==> flow/design.v <==
module AhbConvert(
	input HCLK,
	input HRESETn,
	input        HSEL,
	input [31:0] HADDR,
	input        HWRITE,
	input [ 1:0] HTRANS,
	input [ 2:0] HSIZE,
	input [ 2:0] HBURST,
	output logic        HREADY,
	output logic [ 1:0] HRESP,
	output logic        o_we,
	output logic [29:0] o_waddr,
	output logic        o_re,
	output logic [29:0] o_raddr
);
logic valid_trans, valid_write, valid_read, conflict;
assign HRESP = '0;
always_comb begin
	o_raddr = HADDR[31:2];
	valid_trans = HSEL && HTRANS[1];
	valid_write = valid_trans && HWRITE;
	valid_read = valid_trans && !HWRITE;
	conflict = o_we && valid_read && (o_raddr == o_waddr);
	HREADY = !conflict;
	o_re = valid_read && !conflict;
end
always_ff @(posedge HCLK or negedge HRESETn) begin
	if (!HRESETn) begin
		o_we <= 1'b0;
	end else begin
		o_we <= valid_write && HREADY;
	end
end
always_ff @(posedge HCLK or negedge HRESETn) begin
	if (!HRESETn) begin
		o_waddr <= '0;
	end else if (valid_write) begin
		o_waddr <= HADDR[31:2];
	end
end
endmodule
# From RTL to reports: AhbConvert
# The steps from the RTL of AhbConvert to its reports follow in flow order.
# Lines are those of the file above, counted from 1.
# Library cell names are shortened.
# A cell with n/a has no value.
# setup
top_module	AhbConvert
clk_port	HCLK
lib	sky130hd
pvt_corner	tt_025C_1v80

# Word-level counts
# Yosys after proc, flatten, opt, wreduce and memory -nomap, before mapping. Enables and synchronous resets that opt folds into registers are not counted as muxes. Memory bits, and registers merged into a memory's read port (data or address), are not among the register bits. Print and check cells are not counted. Equal cells are merged and count once.
# word_totals
reg_bits	31
input_bits	44
# op_classes
n_eq	1
reduce_logical	9
# op_table
cell	n
== test 30 bit	1
logical AND 1 bit	7
zero test 1 bit	2

# Depth
# Yosys ltp: most cells in a row. Word level: on the elaborated netlist, between registers, memories and ports. Mapped: between sequential cells and ports; inverters and the memories' decode and read muxes count.
# logic_depth
word_depth	6
ABC_AREA	0
mapped_depth	4

# After synthesis
# Yosys stat after the flow's synthesis: flattened, memories mapped to cells. It holds for the ABC_AREA given above (unset counts as 0); a run with the other value may have another netlist.
# by_type
type	n	area_total_um2
dfrtp_1	31	775.744
xnor2_1	30	262.752
buf_4	32	240.23
mux2_2	19	213.955
mux2_1	11	123.869
nand4_1	8	50.048
buf_2	3	15.014
nor4_2	1	12.512
nand4b_1	1	8.758
nand3b_1	1	7.507
nor4_1	1	6.256
a21oi_1	1	5.005
nand3_1	1	5.005
nor3_1	1	5.005
conb_1	1	3.754
inv_1	1	3.754
nand2_1	1	3.754
nor2_1	1	3.754
# synth_totals
cells	145
yosys_area_mm2	0.0017467
seq_area_mm2	0.0007757
ffs	31

# Timing after synthesis
# OpenSTA on the mapped netlist: ideal clock, no wires. The path of least setup slack (recovery checks aside). Input and output delay are each 20% of the period. Register names are those of the netlist, which keeps one name where synthesis merged equal registers.
# synth_path
kind	register -> output
startpoint	reg o_waddr[11]
endpoint	out HREADY
period_ns	1.86
launch_ns	0.000
t_arrival_ns	1.160
setup_slack_ns	0.328
delay_ns	1.160
driving_pins	5
n_path_buf	0
period_less_setup_slack_ns	1.532
# "delay_ns" is the arrival time less input delay plus setup time.
# At an output port there is no setup time.
# "driving_pins": output pins that drive a net of the path, with the launching flip-flop's if there is one; two outputs of one cell count as two.
# "period_less_setup_slack_ns" = period - worst setup slack (recovery checks aside). The figure is calculated, with input and output delays left at 20% of the set period.
# The rows between start and end are the longest chain of elaborated cells between them; the timing report does not say that the signal goes this way. Where chains are equally long, one stands for them.
# A line is the first line of the expression or statement that the cell stems from. Yosys adds cells for indexed reads and writes and turns some case tables into memories.
# synth_between
path_cell_list	dfrtp_1 -> xnor2_1 -> nand4_1 -> nor4_2 -> nand4_1
elab_chain_len	3
# synth_lines
item	line	source
start: declaration	13	output logic [29:0] o_waddr,
start: assignment	37	o_waddr <= '0;
start: assignment	39	o_waddr <= HADDR[31:2];
== test 30 bit	24	conflict = o_we && valid_read && (o_raddr == o_waddr);
logical AND 1 bit	24
zero test 1 bit	25	HREADY = !conflict;
end: declaration	10	output logic HREADY,

# Path in the finished layout
# Path of least setup slack in the final report of stored run 1 (OpenROAD, finished layout, wires in). Where an end is a register, its clock arrival counts in the times.
# layout_path
kind	register -> output
startpoint	reg o_waddr[1]
endpoint	out HREADY
period_ns	1.64
launch_ns	0.28
t_arrival_ns	1.72
setup_slack_ns	-0.41
driving_pins	7
n_path_buf	2
# The rows between start and end are the longest chain of elaborated cells between them; the timing report does not say that the signal goes this way. Where chains are equally long, one stands for them.
# layout_between
path_cell_list	dfrtp_1 -> xnor2_1 -> nand4_1 -> nor4_2 -> buf_4 -> nand4_1 -> buf_2
elab_chain_len	3
# layout_lines
item	line	source
start: declaration	13	output logic [29:0] o_waddr,
start: assignment	37	o_waddr <= '0;
start: assignment	39	o_waddr <= HADDR[31:2];
== test 30 bit	24	conflict = o_we && valid_read && (o_raddr == o_waddr);
logical AND 1 bit	24
zero test 1 bit	25	HREADY = !conflict;
end: declaration	10	output logic HREADY,

# 2 stored runs of AhbConvert in the flow (synthesis by Yosys, layout by OpenROAD, sky130hd cells), in arbitrary order. Constraints: input delay and output delay 20% of the set period each, output load 0.01 pF.
# "period_less_ws_ns" = clock period - worst setup slack. The figure is calculated, with input and output delays left at 20% of the set period.
# "worst_path_ns" = time allowed to the worst setup path (clock period - input delay - output delay, where it has them) - its slack; a late launch clock adds to it, a late capture clock takes from it.
# By "total_power_uw" is meant OpenSTA's value without simulated activity: inputs other than the clock are taken to toggle once in ten clock periods, and the tool carries that through the logic.
# Settings: - = not set for that run.
# A result given as - is not shown for that run.
item,stored run 1,stored run 2
period_ns,1.64,1.95
CAP_MARGIN,20,20
CORE_MARGIN,2,4
CORE_UTILIZATION,40,45
SLEW_MARGIN,20,20
SETUP_SLACK_MARGIN,-,-0.06
PLACE_DENSITY_LB_ADDON,-,0.09
CELL_PAD_IN_SITES_GLOBAL_PLACEMENT,-,3
TNS_END_PERCENT,-,20
GPL_TIMING_DRIVEN,-,1
MAX_ROUTING_LAYER,-,met5
synth_area_mm2,0.0017467,-
design.die.area_mm2,0.0049112,-
post_route_stdcell_area_mm2,0.0030967,-
layout_utilization_pct,72.1,-
final_setup_ws_ns,-0.406,-
tns_ns,-0.763,-
hold_ws_ns,0.353,-
total_power_uw,2721,-
period_less_ws_ns,2.046,-
worst_path_ns,1.72,-
worst_setup_path_type,register -> output,-
# Stored run 2: not finished: placement ended with error FLW-0024
